==> flow/design.v <==
`timescale 1ns / 1ps
module dreg #(parameter WIDTH=32)
(   input                  clk, rst, en, 
    input [WIDTH-1:0]      d, 
    output reg [WIDTH-1:0] q             );
    always @ (posedge clk, posedge rst) begin
        if (rst)     q <= 0;
        else if (en) q <= d;
    end
endmodule
module gpio_t
(input clk, rst, we, input[1:0] addr, input[31:0] wd, gpi1, gpi2,
    output[31:0] gpo1, gpo2, rd);
    wire[1:0] rd_sel;
    wire we1, we2;
    gpio_decoder addr_decoder(we, addr, we1, we2, rd_sel);
    dreg gpo1_r(clk, rst, we1, wd, gpo1);    
    dreg gpo2_r(clk, rst, we2, wd, gpo2);    
    mux4 #(32) gpio_mux
    (
        .sel (rd_sel), 
        .a   (gpi1), 
        .b   (gpi2), 
        .c   (gpo1), 
        .d   (gpo2), 
        .y   (rd)
    );
endmodule
module gpio_decoder
(input we, input[1:0] addr, output reg we1, we2, output[1:0] rd_sel);
    assign rd_sel = addr;
    always_comb begin
        case(addr)
            2'b00: { we1, we2 } = 2'b00;
            2'b01: { we1, we2 } = 2'b00;
            2'b10: { we1, we2 } = { we, 1'b0 };
            2'b11: { we1, we2 } = { 1'b0, we };
        endcase
    end  
endmodule
# ---- From RTL to reports: dreg
# What the tools print for dreg, step after step.
# Lines are those of the file above, counted from 1.
# Cell names lack the library's common part.
# Not given: -
dict set report design {
  top {dreg}
  clock_port {clk}
  library {sky130hd}
  pvt_corner {tt_025C_1v80}
}

# ---- Word-level counts
# Yosys after proc, flatten, opt, wreduce and memory -nomap, before mapping. Enables and synchronous resets that opt folds into registers are not counted as muxes. Memory bits, and registers merged into a memory's read port (data or address), are not among the register bits. Print and check cells are not counted. Equal cells are merged and count once.
dict set report op_classes {
  div 0
  n_cmp 0
  add_sub_neg 0
  n_shift 0
  logic 0
  multipliers 0
  reduce_logical 0
  equal 0
  muxes 0
}
dict set report word_totals {
  word_cells 1
  regBits 32
  clocked_rd_ports_x_width 0
  latchBits 0
  output_inout_bits 32
  romBits 0
  input_bits 35
  ramBits 0
  mem_count 0
}

# ---- Logic depth
# Longest topological path by Yosys (ltp), each cell counted once; first at word level (registers and memories cut), then after technology mapping (sequential cells cut; the memories' decode and read muxes count).
dict set report logic_depth {
  word_depth 0
  ABC_AREA 0
  depth_mapped 3
  mapped_depth_nobuf 1
}

# ---- Synthesis result
# Source: synth_stat.txt of the flow (Yosys; design flattened, memories mapped). It holds for the ABC_AREA given above (unset counts as 0); a run with the other value may have another netlist.
# The area totals of this step are shown rounded.
dict set report mapped {
  sequential_area_mm2 0.000801
  n_buf 4
  yosys_area_mm2 0.00135
  ffs 32
  cells 69
}
# cell count area_total_um2
set by_type {}
lappend by_type {dfrtp_1 32 800.768}
lappend by_type {mux2_4 30 450.432}
lappend by_type {buf_12 3 60.058}
lappend by_type {mux2_2 2 22.522}
lappend by_type {buf_6 1 11.261}
lappend by_type {inv_1 1 3.754}

# ---- Path before layout
# OpenSTA on the mapped netlist: ideal clock, no wires. The path of least setup slack (recovery checks aside). Input and output delay are each 20% of the period. Register names are those of the netlist, which keeps one name where synthesis merged equal registers.
dict set report synth_path {
  kind {input to register}
  start {input port en}
  end {register q[0]}
  required_ps 1195
  tclk_ps 1320
  arrival_time_ps 806
  n_path_buf 2
  delay_ps 667
  slack_ps 389
  setup_ps 125
  in_delay_ps 264
  stages 3
  launch_ps 264
  synth_period_reached_ps 931
}
# "delay_ps" is the arrival time less input delay plus setup time.
# "stages" counts driving pins, that of a launching flip-flop among them; a cell with two outputs on the path counts twice.
# "synth_period_reached_ps" = period - worst setup slack (recovery checks aside). The figure is calculated, with input and output delays left at 20% of the set period.
dict set report synth_via {
  path_cell_list {buf_6 > buf_12 > mux2_4}
  elab_chain_len 0
  cells_between 0
  cone_lines 0
}
# item line
set synth_rtl {}
lappend synth_rtl {{from (decl)} 3} ;# (   input                  clk, rst, en,
lappend synth_rtl {{to (assign)} 7} ;# if (rst)     q <= 0;
lappend synth_rtl {{to (assign)} 8} ;# else if (en) q <= d;
lappend synth_rtl {{to (decl)} 5} ;# output reg [WIDTH-1:0] q             );

Design dreg on sky130hd. What follows are 2 stored runs of the flow, each under its own settings; their order means nothing. The constraints put input and output delay at 20% of the set period each and load the outputs with 0.01 pF.

# record 1
==> flow/run.sh <==
#!/bin/bash
# the make line also repeats the synthesis and layout settings of config.mk as NAME=value (left out here)
make -C /OpenROAD-flow-scripts/flow DESIGN_CONFIG=/design/flow/config.mk WORK_HOME=/design/flow/orfs CLKGATE_MAP_FILE= finish
==> flow/config.mk <==
export PLATFORM = sky130hd
export DESIGN_NAME = dreg
export DESIGN_NICKNAME = dreg
export VERILOG_FILES = /design/flow/design.v
export SDC_FILE = /design/flow/constraint.sdc
export NUM_CORES = 4
export LEC_CHECK = 0
export CAP_MARGIN = 20
export CORE_MARGIN = 2
export CORE_UTILIZATION = 70
export SLEW_MARGIN = 20
==> flow/constraint.sdc <==
create_clock -name core_clock -period 0.896 [get_ports {clk}]
set_input_delay 0.1792 -clock core_clock [delete_from_list [all_inputs] [get_ports {clk}]]
set_output_delay 0.1792 -clock core_clock [all_outputs]
set_load 0.01 [all_outputs]

==> record 1: results <==
outcome="unfinished; error GPL-0301 in placement"

# record 2
==> flow/run.sh <==
#!/bin/bash
# the make line also repeats the synthesis and layout settings of config.mk as NAME=value (left out here)
make -C /OpenROAD-flow-scripts/flow DESIGN_CONFIG=/design/flow/config.mk WORK_HOME=/design/flow/orfs CLKGATE_MAP_FILE= finish
==> flow/config.mk <==
export PLATFORM = sky130hd
export DESIGN_NAME = dreg
export DESIGN_NICKNAME = dreg
export VERILOG_FILES = /design/flow/design.v
export SDC_FILE = /design/flow/constraint.sdc
export NUM_CORES = 4
export LEC_CHECK = 0
export ABC_AREA = 1
export CAP_MARGIN = 20
export CELL_PAD_IN_SITES_DETAIL_PLACEMENT = 2
export CORE_MARGIN = 7
export CORE_UTILIZATION = 39
export CTS_CLUSTER_DIAMETER = 354
export GPL_ROUTABILITY_DRIVEN = 1
export GPL_TIMING_DRIVEN = 1
export HOLD_SLACK_MARGIN = -0.04
export MIN_ROUTING_LAYER = met2
export PLACE_DENSITY = 0.5
export SLEW_MARGIN = 20
==> flow/constraint.sdc <==
create_clock -name core_clock -period 1.2 [get_ports {clk}]
set_input_delay 0.2400 -clock core_clock [delete_from_list [all_inputs] [get_ports {clk}]]
set_output_delay 0.2400 -clock core_clock [all_outputs]
set_load 0.01 [all_outputs]

==> record 2: results <==
outcome="unfinished; error DPL-0033 in placement"
