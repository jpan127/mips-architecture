==> flow/design.v <==
`timescale 1ns / 1ps
module fact_top
(
    input wire Clk, Rst, 
    input  wire [1:0] A,
    input  wire WE,
    input  wire [3:0] WD, 
    output wire [31:0] RD
);
    wire WE1,WE2;
    wire [1:0] RdSel;
    wire GO;
    wire [3:0] n;
    wire Go;
    wire Gopulse;
    wire GoPulseCmb;
    wire [31:0] nf;
    wire Done,Err;
    wire [2:0] CS;
    reg ResDone;
    reg ResErr;
    wire [31:0] Result;
    fact_ad       address_decoder(A, WE, WE1, WE2, GO, RdSel);
    d_en_reg #(4) REG1
    (
        .clock (Clk), 
        .reset (Rst), 
        .enable(WE1), 
        .d     (WD), 
        .q     (n) 
    );
    d_en_reg #(4) REG2
    (
        .clock (Clk), 
        .reset (Rst), 
        .enable(WE2), 
        .d     (GO), 
        .q     (Go) 
    );
    d_reg #(4) REG3
    (
        .clock (Clk), 
        .reset (Rst), 
        .d     (GoPulseCmb), 
        .q     (Gopulse) 
    );
    assign GoPulseCmb = GO & WE2;
    always @(Clk) begin 
        if (Done)                  ResDone = 1;
        else if (GoPulseCmb | Rst) ResDone = 0;
    end
    always @(Clk) begin 
        if (Err)                   ResErr = 1;
        else if (GoPulseCmb | Rst) ResErr = 0;
    end    
    Factorio      factorial_accelerator(Gopulse, Clk, Rst, n, nf, Done, Err, CS);
    fact_reg      result_reg(Clk, Rst, nf, Done, Result);
    mux4 #(32) MUX_OUTPUT
    (
        .a  ({28'b0, n}),                
        .b  ({31'b0, Go}),               
        .c  ({30'b0, ResErr, ResDone}),  
        .d  (Result),                    
        .sel(RdSel),
        .y  (RD)
    );
endmodule
module Factorio(
    input  Go,clk, reset,
    input  [3:0] N,
    output [31:0] Out,
    output Done,Error,
    output [2:0] CS);
    wire sel1, sel2, reg_load, cnt_load, cnt_en, GT_flag;
    wire Err_flag;
    Factorio_DP DP(.N(N),.OUT(Out), .clk(clk), .reset(reset),
                  .sel1(sel1), .sel2(sel2), 
                  .reg_load(reg_load), 
                  .cnt_load(cnt_load), .cnt_en(cnt_en),
                  .GT_flag(GT_flag),.Err(Err_flag));
    Factorio_CU CU(.Go(Go),.Err_flag(Err_flag), .GT_flag(GT_flag), .CLK(clk), .RST(reset),
                  .sel1(sel1), .sel2(sel2), 
                  .reg_load(reg_load), 
                  .cnt_load(cnt_load), .cnt_en(cnt_en),
                  .Done(Done),.Error(Error),.CS(CS) );
endmodule
module Factorio_DP (
    input clk, reset, sel1, sel2, reg_load, cnt_load, cnt_en,
    input [3:0] N, 
    output [31:0] OUT,
    output GT_flag,
    output Err
    );
    wire [31:0] Mul_out, Mux1_out, Reg_out;
    wire [3:0] cnt_out;
    mux2 A1 (.sel(sel1), .a(Mul_out), .b(1), .y(Mux1_out)); 
    mux2 A2 (.sel(sel2), .a(Reg_out), .b(0), .y(OUT)); 
    d_en_reg B1 (.clock(clk),.reset(reset),.enable(reg_load),.d(Mux1_out),.q(Reg_out));
    assign Mul_out = Reg_out * cnt_out;
    CNT D1 (.LD(cnt_load), .EN(cnt_en), .RST(1'b0), .CLK(clk), .D(N), .Q(cnt_out));
    assign GT_flag = (cnt_out > 1);
    assign Err = (N > 4'b1100);
endmodule
module CNT (
    input [3:0] D, 
    input LD, EN, CLK, RST, 
    output reg [3:0] Q);  
    always @ (posedge CLK, negedge RST) 
       begin 
       if (RST) Q = 4'b0; 
       else 
           begin 
               if (LD && !EN ) Q = D; 
               else if (LD && EN) Q = Q - 4'b0001;  
               else Q = Q ; 
           end  
    end  
endmodule 
module Factorio_CU(
    input Go, GT_flag,Err_flag, CLK, RST,
    output reg sel1, sel2, reg_load, cnt_load, cnt_en,
    output reg Done,Error,
    output reg [2:0] CS
    );
    parameter Idle = 4'b000;
    parameter Load = 4'b001;
    parameter Wait = 4'b010;
    parameter Mul  = 4'b011;
    parameter Sub  = 4'b100;
    parameter Out  = 4'b101;
    parameter Err  = 4'b110;
    parameter
          S0 = 5'b1_1_0_0_0,
          S1 = 5'b1_1_1_1_0,
          S2 = 5'b1_1_1_1_0, 
          S3 = 5'b0_1_0_0_0,
          S4 = 5'b0_1_1_1_1,
          S5 = 5'b0_0_0_0_0,
          S6 = 5'b0_0_0_0_0; 
    reg [4:0] ctrl;
    reg [2:0] NS = Idle;     
    always@ (posedge CLK,posedge RST) 
    begin
       if(RST==1)CS <= Idle;
       else CS <= NS;    
    end  
    always@ (ctrl) {sel1,sel2,reg_load,cnt_load,cnt_en} = ctrl;
    always@ (Go,CS,GT_flag) begin 
        ctrl  = 0;
        NS    = 0;
        Done  = 0;
        Error = 0;
        case(CS)
            Idle: begin          
                Done  = 0;
                Error = 0;   
                if(Go) begin ctrl = S0; NS = Load; end
                else   begin ctrl = S0; NS = Idle; end
            end
            Load: begin
                Done  = 0;
                Error = 0;   
                ctrl  = S1; NS = Wait; 
            end
            Wait: begin
                Done  = 0;
                Error = 0;   
                if(GT_flag)  begin ctrl = S2;  NS = Err; end
                else         begin ctrl = S2;  NS = Out; end
            end         
            Mul: begin
                Done  = 0;
                Error = 0;   
                ctrl  = S3; NS = Sub; 
            end
            Sub: begin
                Done  = 0;
                Error = 0;   
               if(GT_flag)  begin ctrl = S4; NS = Mul; end
               else         begin ctrl = S4; NS = Out; end  
            end
            Out: begin
               Done = 1; 
               ctrl = S5; NS = Idle;
            end
            Err: begin
                Done = 0;
                if(Err_flag) begin Error = 1; ctrl = S6; NS = Out; end 
                else         begin Error = 0; ctrl = S6; NS = Mul; end
            end
        endcase
    end
endmodule
module fact_ad
( 
    input  wire [1:0] A,
    input  wire WE,
    output reg WE1, 
    output reg WE2,
    output reg GO, 
    output wire [1:0] RdSel 
); 
    always@* begin 
        case(A)      
            2'b00:   begin WE1 = WE;   WE2 = 1'b0; GO = 1'b0; end  
            2'b01:   begin WE1 = 1'b0; WE2 = WE;   GO = 1'b1; end  
            2'b10:   begin WE1 = 1'b0; WE2 = 1'b0; GO = 1'b0; end
            2'b11:   begin WE1 = 1'b0; WE2 = 1'b0; GO = 1'b0; end
            default: begin WE1 = 1'bx; WE2 = 1'bx; GO = 1'bx; end
        endcase
    end
    assign RdSel = A; 
endmodule
module fact_reg #(parameter w = 32) 
(   
    input wire Clk, Rst, 
    input wire [w - 1 : 0] D, 
    input wire Load_Reg, 
    output reg[w - 1 : 0] Q
);
    always@ (posedge Clk, posedge Rst) 
    begin
        if (Rst)            Q <= 0;
        else if(Load_Reg)   Q <= D;
        else                Q <= Q;
    end
endmodule
# ---- Reports on fact_reg
# What the tools print for fact_reg, step after step.
# Lines are those of the file above, counted from 1.
# Library cell names are shortened.
# Not given: n/a
dict set report inputs {
  design {fact_reg}
  clock_port {Clk}
  cell_library {sky130hd}
  pvt_corner {tt_025C_1v80}
}

# ---- Word-level counts
# Source: Yosys, flattened and elaborated, memories not mapped. Widths are those after wreduce; folded enables and synchronous resets count as part of the registers. Registers that Yosys merges into a memory's read port (data or address) are not register bits. Print and check cells do not count. Equal cells are merged and count once.
dict set report bits {
  ff_bits 32
  inputBits 35
  wordCells 1
}

# ---- Depth
# Longest topological path by Yosys (ltp), each cell counted once; first at word level (registers and memories cut), then after technology mapping (sequential cells cut; the memories' decode and read muxes count).
dict set report depth {
  word_depth 0
  abc_area 0
  mapped_depth 3
  depth_no_buf 1
}

# ---- Netlist
# Yosys stat after the flow's synthesis: flattened, memories mapped to cells. It holds for the ABC_AREA given above (unset counts as 0); a run with the other value may have another netlist.
# The area totals of this step are shown rounded.
dict set report synth_totals {
  cell_count 69
  mapped_area_um2 1300
  sequential_area_um2 800
  ff_cells 32
  buffers 4
}
# type n area_total_um2
set by_type {}
lappend by_type {dfrtp_1 32 800.768}
lappend by_type {mux2_4 30 450.432}
lappend by_type {buf_12 3 60.058}
lappend by_type {mux2_2 2 22.522}
lappend by_type {buf_6 1 11.261}
lappend by_type {inv_1 1 3.754}

# ---- Timing after synthesis
# OpenSTA on the mapped netlist: ideal clock, no wires. The path of least setup slack (recovery checks aside). Input and output delay are each 20% of the period. Register names are those of the netlist, which keeps one name where synthesis merged equal registers.
dict set report synth_path {
  kind {input port to flip-flop}
  from {input Load_Reg}
  to {register Q[0]}
  period_ns 1.38
  setup_time_ns 0.125
  arrival_time_ns 0.818
  slack_ns 0.437
  delay_ns 0.667
  stages 3
  synth_period_reached_ns 0.943
}
# "delay_ns" = arrival - input delay + setup time.
# "stages" counts driving pins, that of a launching flip-flop among them; a cell with two outputs on the path counts twice.
# "synth_period_reached_ns" is the clock period less the worst setup slack; recovery checks do not enter. This is arithmetic on one report: input and output delays are still those of the set period (20% each).
# A register here has more assigning lines than the two given.
dict set report synth_via {
  path_cell_list {buf_6 > buf_12 > mux2_4}
  elab_chain_cells 0
}
# item line
set synth_lines {}
lappend synth_lines {{start, declared} 218} ;# input wire Load_Reg,
lappend synth_lines {{end, assigned} 223} ;# if (Rst)            Q <= 0;
lappend synth_lines {{end, assigned} 224} ;# else if(Load_Reg)   Q <= D;
lappend synth_lines {{end, declared} 219} ;# output reg[w - 1 : 0] Q

; Settings of 2 stored flow runs for module fact_reg (sky130hd), not sorted in any way. The constraints put input and output delay at 20% of the set period each and load the outputs with 0.01 pF.

[stored run 1: settings]
period_ns = 1.49
CORE_UTILIZATION = 60
SETUP_SLACK_MARGIN = 0.34
PLACE_DENSITY = 0.91
CELL_PAD_IN_SITES_GLOBAL_PLACEMENT = 1
CTS_CLUSTER_SIZE = 31
CTS_CLUSTER_DIAMETER = 261
CAP_MARGIN = 0
CORE_MARGIN = 2
SLEW_MARGIN = 20
[stored run 1: results]
outcome = stopped before the end: placement reported GPL-0301

[stored run 2: settings]
period_ns = 1.5
CORE_UTILIZATION = 34
SETUP_SLACK_MARGIN = 0.38
PLACE_DENSITY = 0.69
CORE_ASPECT_RATIO = 0.98
CORE_MARGIN = 10
CELL_PAD_IN_SITES_DETAIL_PLACEMENT = 2
ABC_AREA = 1
GPL_ROUTABILITY_DRIVEN = 1
CTS_CLUSTER_SIZE = 33
CTS_CLUSTER_DIAMETER = 196
MIN_ROUTING_LAYER = met1
MAX_ROUTING_LAYER = met5
CAP_MARGIN = 20
SLEW_MARGIN = 20
[stored run 2: results]
outcome = stopped before the end: clock tree synthesis reported DPL-0033
